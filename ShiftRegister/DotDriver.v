==> flow/design.v <==
`timescale 1ns / 1ps
module DotController(
    input [4:0] colAddr,
    input [6:0] rowIn,
	 input enable,
	 input write,
	 input reset,
    input clk,
    output [4:0] colOut,
    output [6:0] rowOut
    );
	reg [6:0] mtxData [0:4];
	reg [4:0] colLut [0:4];
	reg[4:0] colState;
	reg[6:0] rowOut;
	reg[4:0] colOut;
	always @ (posedge clk or negedge reset) begin
		if(~reset) begin
			mtxData[0] <= {7'b0000000};
			mtxData[1] <= {7'b0000000};
			mtxData[2] <= {7'b0000000};
			mtxData[3] <= {7'b0000000};
			mtxData[4] <= {7'b0000000};
			colLut[0] = 5'b10000;
			colLut[1] = 5'b01000;			
			colLut[2] = 5'b00100;
			colLut[3] = 5'b00010;
			colLut[4] = 5'b00001;
			colState <= 5'd0;
			rowOut <= 7'b0000000;
			colOut <= 5'b00000;
		end
		else if(enable) begin
			rowOut <= mtxData[colState];
			colOut <= colLut[colState];
			if (colState < 5'd4) begin
				colState <= colState + 1;
			end
			else begin
				colState <= 5'd0;
			end
			if (write) begin
				mtxData[colAddr] <= rowIn;
			end
		end
	end
endmodule
# Step by step through the tools: DotController
# Tool output for the design above, in the order of the flow.
# Lines are those of the file above, counted from 1.
# Cell names lack the library's common part.
# The mark -- stands for no value.
[design]
design = "DotController"
clock_port = "clk"
lib = "sky130hd"
lib_corner = "tt_025C_1v80"

# Elaborated design
# Yosys after proc, flatten, opt, wreduce and memory -nomap, before mapping. Print and check cells are not counted. Equal cells are merged and count once.
[bits]
wordCells = 28
input_bits = 16
register_bits = 52
[op_classes]
add_sub_neg = 1
n_eq = 8
cmp = 1
n_reduce_logical = 7
muxes = 3
[op_table]
columns = ["cell", "count"]
rows = [
  ["7-bit case mux with 5-bit select", 1],
  ["5-bit case mux with 5-bit select", 1],
  ["3-bit AND reduction", 5],
  ["3-bit by 2-bit equality test with 1-bit output with constant B", 4],
  ["3-bit by 1-bit equality test with 1-bit output with constant B", 2],
  ["3-bit equality test with constant B", 2],
  ["3-bit zero test", 2],
  ["5-bit by 1-bit adder with 5-bit output with constant B", 1],
  ["5-bit by 3-bit less-than comparator with 1-bit output with constant B", 1],
  ["5-bit two-way mux", 1],
]

# Logic depth
# Depth = most cells in a row (Yosys ltp): at word level without a register or memory, in the mapped netlist without a sequential cell, where the memories' decode and read muxes count.
[logic_depth]
word_depth = 2
ABC_AREA = 0
mapped_depth = 10
depth_no_buf = 6

# Synthesis result
# Yosys stat after the flow's synthesis: flattened, memories mapped to cells. It holds for the ABC_AREA given above (unset counts as 0); a run with the other value may have another netlist.
# Totals and module areas in this step are rounded.
[by_type]
columns = ["type", "count"]
rows = [
  ["dfrtp_1", 52],
  ["mux2_2", 31],
  ["mux2_4", 8],
  ["o21ai_0", 16],
  ["ha_1", 5],
  ["a32oi_1", 7],
  ["a22oi_1", 7],
  ["o22ai_1", 8],
  ["buf_6", 4],
  ["inv_1", 11],
  ["nor2_1", 9],
  ["nor2b_1", 4],
  ["and3b_1", 2],
  ["nand2_1", 4],
  ["clkbuf_8", 1],
  ["nand4_2", 1],
  ["nor4_2", 1],
  ["nor2_4", 1],
]
# Other cell types: 11; their cells: 13.
[mapped]
mapped_cells = 185
n_buf = 11
synth_area_mm2 = 0.002382
ff_cells = 52

# Worst setup path after synthesis
# Path of least setup slack by OpenSTA after synthesis, without wires, with an ideal clock, recovery checks aside; 20% of the period is set as input and as output delay. Where synthesis merged equal registers, the netlist keeps one of their names.
[synth_timing]
path_kind = "register -> register"
from = "reg colState[2]"
to = "reg rowOut[6]"
slack_ns = 0.858
delay_ns = 1.812
required_ns = 2.588
clock_period_ns = 2.67
stages = 10
arrival_time_ns = 1.730
setup_time_ns = 0.082
period_less_setup_slack_ns = 1.812
# "delay_ns" is the arrival time less input delay plus setup time.
# "stages": output pins that drive a net of the path, with the launching flip-flop's if there is one; two outputs of one cell count as two.
# "period_less_setup_slack_ns" is the clock period less the worst setup slack; recovery checks do not enter. This is arithmetic on one report: input and output delays are still those of the set period (20% each).
# Between the ends stands the longest chain of elaborated cells between them, by number of cells; it is not shown to be the way that was timed. Of several equally long chains one is given.
# A line is the first line of the expression or statement that the cell stems from. Yosys adds cells for indexed reads and writes and turns some case tables into memories.
# At most two assigning lines are given for a register; there are more.
[synth_between]
cell_sequence = "dfrtp_1 buf_6 buf_2 inv_1 ha_1 buf_6 nor4_2 nor2_1 and3_1 o22ai_1"
elab_chain_cells = 2
cone_cells = 6
classes_between = "eq/ne: 4; mux: 1; reduce/logical: 1"
[synth_lines]
columns = ["item", "line_no", "rtl"]
rows = [
  ["start, declared", 14, "reg[4:0] colState;"],
  ["start, assigned", 29, "colState <= 5'd0;"],
  ["start, assigned", 37, "colState <= colState + 1;"],
  ["3-bit equality test", 34, "rowOut <= mtxData[colState];"],
  ["7-bit case mux with 5-bit select", 34, ""],
  ["end, assigned", 30, "rowOut <= 7'b0000000;"],
  ["end, assigned", 34, ""],
  ["end, declared", 10, "output [6:0] rowOut"],
]

# Timing after layout
# From the final timing report of run A: the path of least setup slack in the routed layout; clock arrival at registers is part of the times.
[layout_timing]
path_kind = "input -> register"
from = "in colAddr[2]"
to = "reg mtxData[1][0]"
clock_period_ns = 2.75
arrival_time_ns = 2.18
stages = 4
setup_time_ns = 0.11
required_ns = 2.92
slack_ns = 0.75
# Between the ends stands the longest chain of elaborated cells between them, by number of cells; it is not shown to be the way that was timed. Of several equally long chains one is given.
[layout_between]
cell_sequence = "clkdlybuf4s50_1 and3b_1 and3b_1 mux2_4"
elab_chain_cells = 2
cone_cells = 2
cone_lines = 1
classes_between = "eq/ne: 1; reduce/logical: 1"
[layout_lines]
columns = ["item", "line_no", "rtl"]
rows = [
  ["start, declared", 3, "input [4:0] colAddr,"],
  ["3-bit by 1-bit equality test with 1-bit output", 43, "mtxData[colAddr] <= rowIn;"],
  ["3-bit AND reduction", "--", ""],
  ["end, assigned", 20, "mtxData[1] <= {7'b0000000};"],
  ["end, assigned", 43, ""],
  ["end, declared", 12, "reg [6:0] mtxData [0:4];"],
]

# DotController through Yosys and OpenROAD on sky130hd: 2 stored runs, unordered, with their settings and measured results. The constraints put input and output delay at 20% of the set period each and load the outputs with 0.01 pF.
# "totalPower_mw" rests on the timing tool's default activity at the inputs, not on a simulated workload.
# Values from the reports are rounded here.

[[run]]
name = "run A"
[run.settings]
period_ns = 2.75
CORE_UTILIZATION = 27
SETUP_SLACK_MARGIN = 0.3
PLACE_DENSITY = 0.44
CORE_ASPECT_RATIO = 1.76
CELL_PAD_IN_SITES_GLOBAL_PLACEMENT = 1
CELL_PAD_IN_SITES_DETAIL_PLACEMENT = 1
TNS_END_PERCENT = 30
SLEW_MARGIN = 10
MIN_ROUTING_LAYER = "met1"
CAP_MARGIN = 20
CORE_MARGIN = 2
[run.results]
finish.stdcell_area_mm2 = 0.002879
die_area_mm2 = 0.009621
setup_worst_slack_ns = 0.748
tns_ns = 0.000
totalPower_mw = 2.694
synthesis_area_mm2 = 0.002382

[[run]]
name = "run B"
[run.settings]
period_ns = 1.45
CAP_MARGIN = 20
CORE_MARGIN = 2
CORE_UTILIZATION = 40
SLEW_MARGIN = 20
[run.results]
finish.stdcell_area_mm2 = 0.003062
die_area_mm2 = 0.006589
setup_worst_slack_ns = -0.148
tns_ns = -0.996
totalPower_mw = 4.969
synthesis_area_mm2 = 0.002382
